==> flow/design.v <==
module Counter24 (
    output_state,
    rco,
    rst, en, clk, load,
    data
);
output wire[6:0] output_state;
output reg rco;                  
input wire rst, en, clk, load;    
input wire[6:0] data;        
reg[6:0] state;
always @(posedge clk or posedge rst) begin
    if(rst) begin
        state <= 7'b0000000;
    end
    else if(clk) begin
        if(!load) begin 
            if(en) begin
                if(state+1==24) begin 
                    state <= 7'b0000000; 
                    rco = 1;
                end
                else begin 
                    state <= state +1 ; 
                    rco = 0;
                end    
            end
            else begin
                state <= state;   
            end
        end
        else begin state <= data; end    
    end
end
assign output_state = state;
endmodule  
* Step by step through the tools: Counter24
What the tools print for Counter24, step after step.
Line numbers count from 1 in the design file above.
Operators carry their Yosys type and port widths (W data, S select, Z words).
The mark n/a stands for no value.
- Top module :: Counter24
- Clock port :: clk
- Cell library :: sky130hd
- Corner :: tt_025C_1v80

* Word-level counts
Counts by Yosys on the flattened word-level netlist (proc, flatten, opt, wreduce; memories kept). Register bits leave out memories and registers merged into their read ports (data or address). Print and check cells are left out. Cells with the same type and inputs are merged into one.
- Bits in registers :: 8
- Input port bits :: 11
- Output and inout port bits :: 8
- Word-level cells :: 12
- $add $sub $neg :: 1
- Equal/unequal tests :: 1
- Muxes and demuxes :: 4
- Bitwise logic cells :: 2
- Reductions and logical operators :: 2
** Operators with widths (number)
- $eq A32 B5 Y1 const B :: 1
- $mux W7 :: 3
- $add A7 B1 Y8 const B :: 1
- $reduce_and A3 Y1 :: 1
- $not A1 Y1 :: 2
- $reduce_bool A2 Y1 :: 1
- $mux W1 :: 1

* Longest topological paths
Depth = most cells in a row (Yosys ltp): at word level without a register or memory, in the mapped netlist without a sequential cell, where the memories' decode and read muxes count.
- Word-level depth :: 5
- ABC_AREA :: 0
- Mapped depth :: 5
- Gate-level depth less buffers :: 5

* Mapped cells and area
Yosys stat after the flow's synthesis: flattened, memories mapped to cells. It holds for the ABC_AREA given above (unset counts as 0); a run with the other value may have another netlist.
- Cells in the netlist :: 51
- Mapped area :: 475.5 um2
- Sequential area :: 205.2 um2
- Flip-flops :: 8
- Buffers :: 2
** Cell types
- sky130_fd_sc_hd__dfrtp_1 :: number 7, total area 175.168 um2
- sky130_fd_sc_hd__edfxtp_1 :: number 1, total area 30.029 um2
- sky130_fd_sc_hd__nand2_1 :: number 8, total area 30.029 um2
- sky130_fd_sc_hd__xor2_1 :: number 3, total area 26.275 um2
- sky130_fd_sc_hd__nor3b_1 :: number 3, total area 22.522 um2
- sky130_fd_sc_hd__xnor2_1 :: number 2, total area 17.517 um2
- sky130_fd_sc_hd__a21oi_1 :: number 3, total area 15.014 um2
- sky130_fd_sc_hd__nor2_1 :: number 4, total area 15.014 um2
- sky130_fd_sc_hd__o21ai_0 :: number 3, total area 15.014 um2
- sky130_fd_sc_hd__o31ai_1 :: number 2, total area 15.014 um2
- sky130_fd_sc_hd__ha_1 :: number 1, total area 12.512 um2
- sky130_fd_sc_hd__nand4_2 :: number 1, total area 12.512 um2
- sky130_fd_sc_hd__nand4bb_1 :: number 1, total area 11.261 um2
- sky130_fd_sc_hd__mux2i_1 :: number 1, total area 10.01 um2
- sky130_fd_sc_hd__nand3_1 :: number 2, total area 10.01 um2
- sky130_fd_sc_hd__o21ai_1 :: number 2, total area 10.01 um2
- sky130_fd_sc_hd__a21oi_2 :: number 1, total area 8.758 um2
- sky130_fd_sc_hd__nand4b_1 :: number 1, total area 8.758 um2
Not listed: further types 5, cells in them 5.

* Worst setup path after synthesis
Path of least setup slack by OpenSTA after synthesis, without wires, with an ideal clock, recovery checks aside; 20% of the period is set as input and as output delay. Where synthesis merged equal registers, the netlist keeps one of their names.
- Path type :: reg2reg
- Start :: register state[0]
- End :: register state[4]
- Clock period :: 1.55 ns
- Library setup time :: 0.095 ns
- Launch time at the first pin :: 0.000 ns
- Arrival time :: 1.087 ns
- Required time :: 1.455 ns
- Setup slack :: 0.368 ns
- Path delay :: 1.182 ns
- Driving pins on the path :: 5
- Path buffers :: 0
- Period reached after synthesis :: 1.182 ns
"path delay" = arrival - input delay + setup time.
"driving pins on the path": output pins that drive a net of the path, with the launching flip-flop's if there is one; two outputs of one cell count as two.
"period reached after synthesis" is the clock period less the worst setup slack; recovery checks do not enter. This is arithmetic on one report: input and output delays are still those of the set period (20% each).
Between the ends stands the longest chain of elaborated cells between them, by number of cells; it is not shown to be the way that was timed. Of several equally long chains one is given.
Each line given opens the expression or statement behind the cell; cells for indexed reads and writes are added by Yosys, which also makes memories of some case tables.
A register here has more assigning lines than the two given.
- Path through :: sky130_fd_sc_hd__dfrtp_1 -> sky130_fd_sc_hd__ha_1 -> sky130_fd_sc_hd__nand3_1 -> sky130_fd_sc_hd__xor2_1 -> sky130_fd_sc_hd__o31ai_1
- Cells in the longest elaborated chain :: 5
- Elaborated cells between the ends (all ways) :: 5
- Classes of those cells :: add/sub: 1; eq/ne: 1; mux: 3
** RTL lines, path after synthesis
- start, declared :: line 11 : reg[6:0] state;
- start, assigned :: line 24 : state <= state +1 ;
- start, assigned :: line 29 : state <= state;
- $add A7 B1 Y8 :: line 19 : if(state+1==24) begin
- $eq A32 B5 Y1 :: line 19
- $mux W7 :: line 19
- $mux W7 :: line 18 : if(en) begin
- $mux W7 :: line 17 : if(!load) begin
- end, assigned :: line 24
- end, assigned :: line 29
- end, declared :: line 11

* Path in the finished layout
From the final timing report of run 1: the path of least setup slack in the routed layout; clock arrival at registers is part of the times.
- Path type :: reg2out
- Start :: register state[0]
- End :: output port output_state[0]
- Clock period :: 1.07 ns
- Output delay :: 0.21 ns
- Launch time at the first pin :: 0.26 ns
- Arrival time :: 0.96 ns
- Required time :: 0.86 ns
- Setup slack :: -0.10 ns
- Driving pins on the path :: 3
- Path buffers :: 2
A register here has more assigning lines than the two given.
- Path through :: sky130_fd_sc_hd__dfrtp_2 -> sky130_fd_sc_hd__buf_6 -> sky130_fd_sc_hd__buf_6
- Cells in the longest elaborated chain :: 0
- Elaborated cells between the ends (all ways) :: 0
- Source lines of those cells :: 0
** RTL lines, path after layout
- start, declared :: line 11 : reg[6:0] state;
- start, assigned :: line 24 : state <= state +1 ;
- start, assigned :: line 29 : state <= state;
- end, declared :: line 7 : output wire[6:0] output_state;

Top module Counter24; platform sky130hd; tools Yosys and OpenROAD; 2 stored runs in no particular order. Input and output delays are each 20% of the period that was set; the output load is 0.01 pF.
"clock period reached" is the run's clock period less its worst setup slack. It is reckoned from that one timing run; input and output delays stay at 20% of the period that was set.
"critical path time" = time allowed to the worst setup path (clock period - input delay - output delay, where it has them) - its slack; a late launch clock adds to it, a late capture clock takes from it.
"power": no workload was simulated; the value follows from the tool's default switching activity.

* Run 1
** Files
==> flow/run.sh <==
#!/bin/bash
# the make line also repeats the synthesis and layout settings of config.mk as NAME=value (left out here)
make -C /OpenROAD-flow-scripts/flow DESIGN_CONFIG=/design/flow/config.mk WORK_HOME=/design/flow/orfs CLKGATE_MAP_FILE= finish
==> flow/config.mk <==
export PLATFORM = sky130hd
export DESIGN_NAME = Counter24
export DESIGN_NICKNAME = Counter24
export VERILOG_FILES = /design/flow/design.v
export SDC_FILE = /design/flow/constraint.sdc
export NUM_CORES = 4
export LEC_CHECK = 0
export CAP_MARGIN = 40
export CORE_ASPECT_RATIO = 2.0
export CORE_MARGIN = 7
export CORE_UTILIZATION = 24
export CTS_CLUSTER_DIAMETER = 340
export GPL_TIMING_DRIVEN = 1
export PLACE_DENSITY_LB_ADDON = 0.05
export SLEW_MARGIN = 20
export TNS_END_PERCENT = 5
==> flow/constraint.sdc <==
create_clock -name core_clock -period 1.07 [get_ports {clk}]
set_input_delay 0.2140 -clock core_clock [delete_from_list [all_inputs] [get_ports {clk}]]
set_output_delay 0.2140 -clock core_clock [all_outputs]
set_load 0.01 [all_outputs]
** Results
- Area of the synthesized netlist :: 475.5 um2
- Total die area :: 3498.7 um2
- Standard-cell area after layout :: 797.0 um2
- Final design utilization :: 43.2%
- Setup slack of the worst path :: -0.100 ns
- Total negative slack :: -0.449 ns
- Power :: 0.9360 mW
- Clock period reached :: 1.170 ns
- Critical path time :: 0.96 ns
- Worst path kind :: reg2out

* Run 2
** Files
==> flow/run.sh <==
#!/bin/bash
# the make line also repeats the synthesis and layout settings of config.mk as NAME=value (left out here)
make -C /OpenROAD-flow-scripts/flow DESIGN_CONFIG=/design/flow/config.mk WORK_HOME=/design/flow/orfs CLKGATE_MAP_FILE= finish
==> flow/config.mk <==
export PLATFORM = sky130hd
export DESIGN_NAME = Counter24
export DESIGN_NICKNAME = Counter24
export VERILOG_FILES = /design/flow/design.v
export SDC_FILE = /design/flow/constraint.sdc
export NUM_CORES = 4
export LEC_CHECK = 0
export CAP_MARGIN = 20
export CORE_MARGIN = 2
export CORE_UTILIZATION = 40
export SETUP_SLACK_MARGIN = 0.06
export SLEW_MARGIN = 20
==> flow/constraint.sdc <==
create_clock -name core_clock -period 1.39 [get_ports {clk}]
set_input_delay 0.2780 -clock core_clock [delete_from_list [all_inputs] [get_ports {clk}]]
set_output_delay 0.2780 -clock core_clock [all_outputs]
set_load 0.01 [all_outputs]
** Results
- Area of the synthesized netlist :: 475.5 um2
- Total die area :: 1480.3 um2
- Standard-cell area after layout :: 754.5 um2
- Final design utilization :: 67.9%
- Setup slack of the worst path :: 0.129 ns
- Total negative slack :: 0.000 ns
- Power :: 0.6830 mW
- Clock period reached :: 1.261 ns
- Critical path time :: 1.26 ns
- Worst path kind :: reg2reg
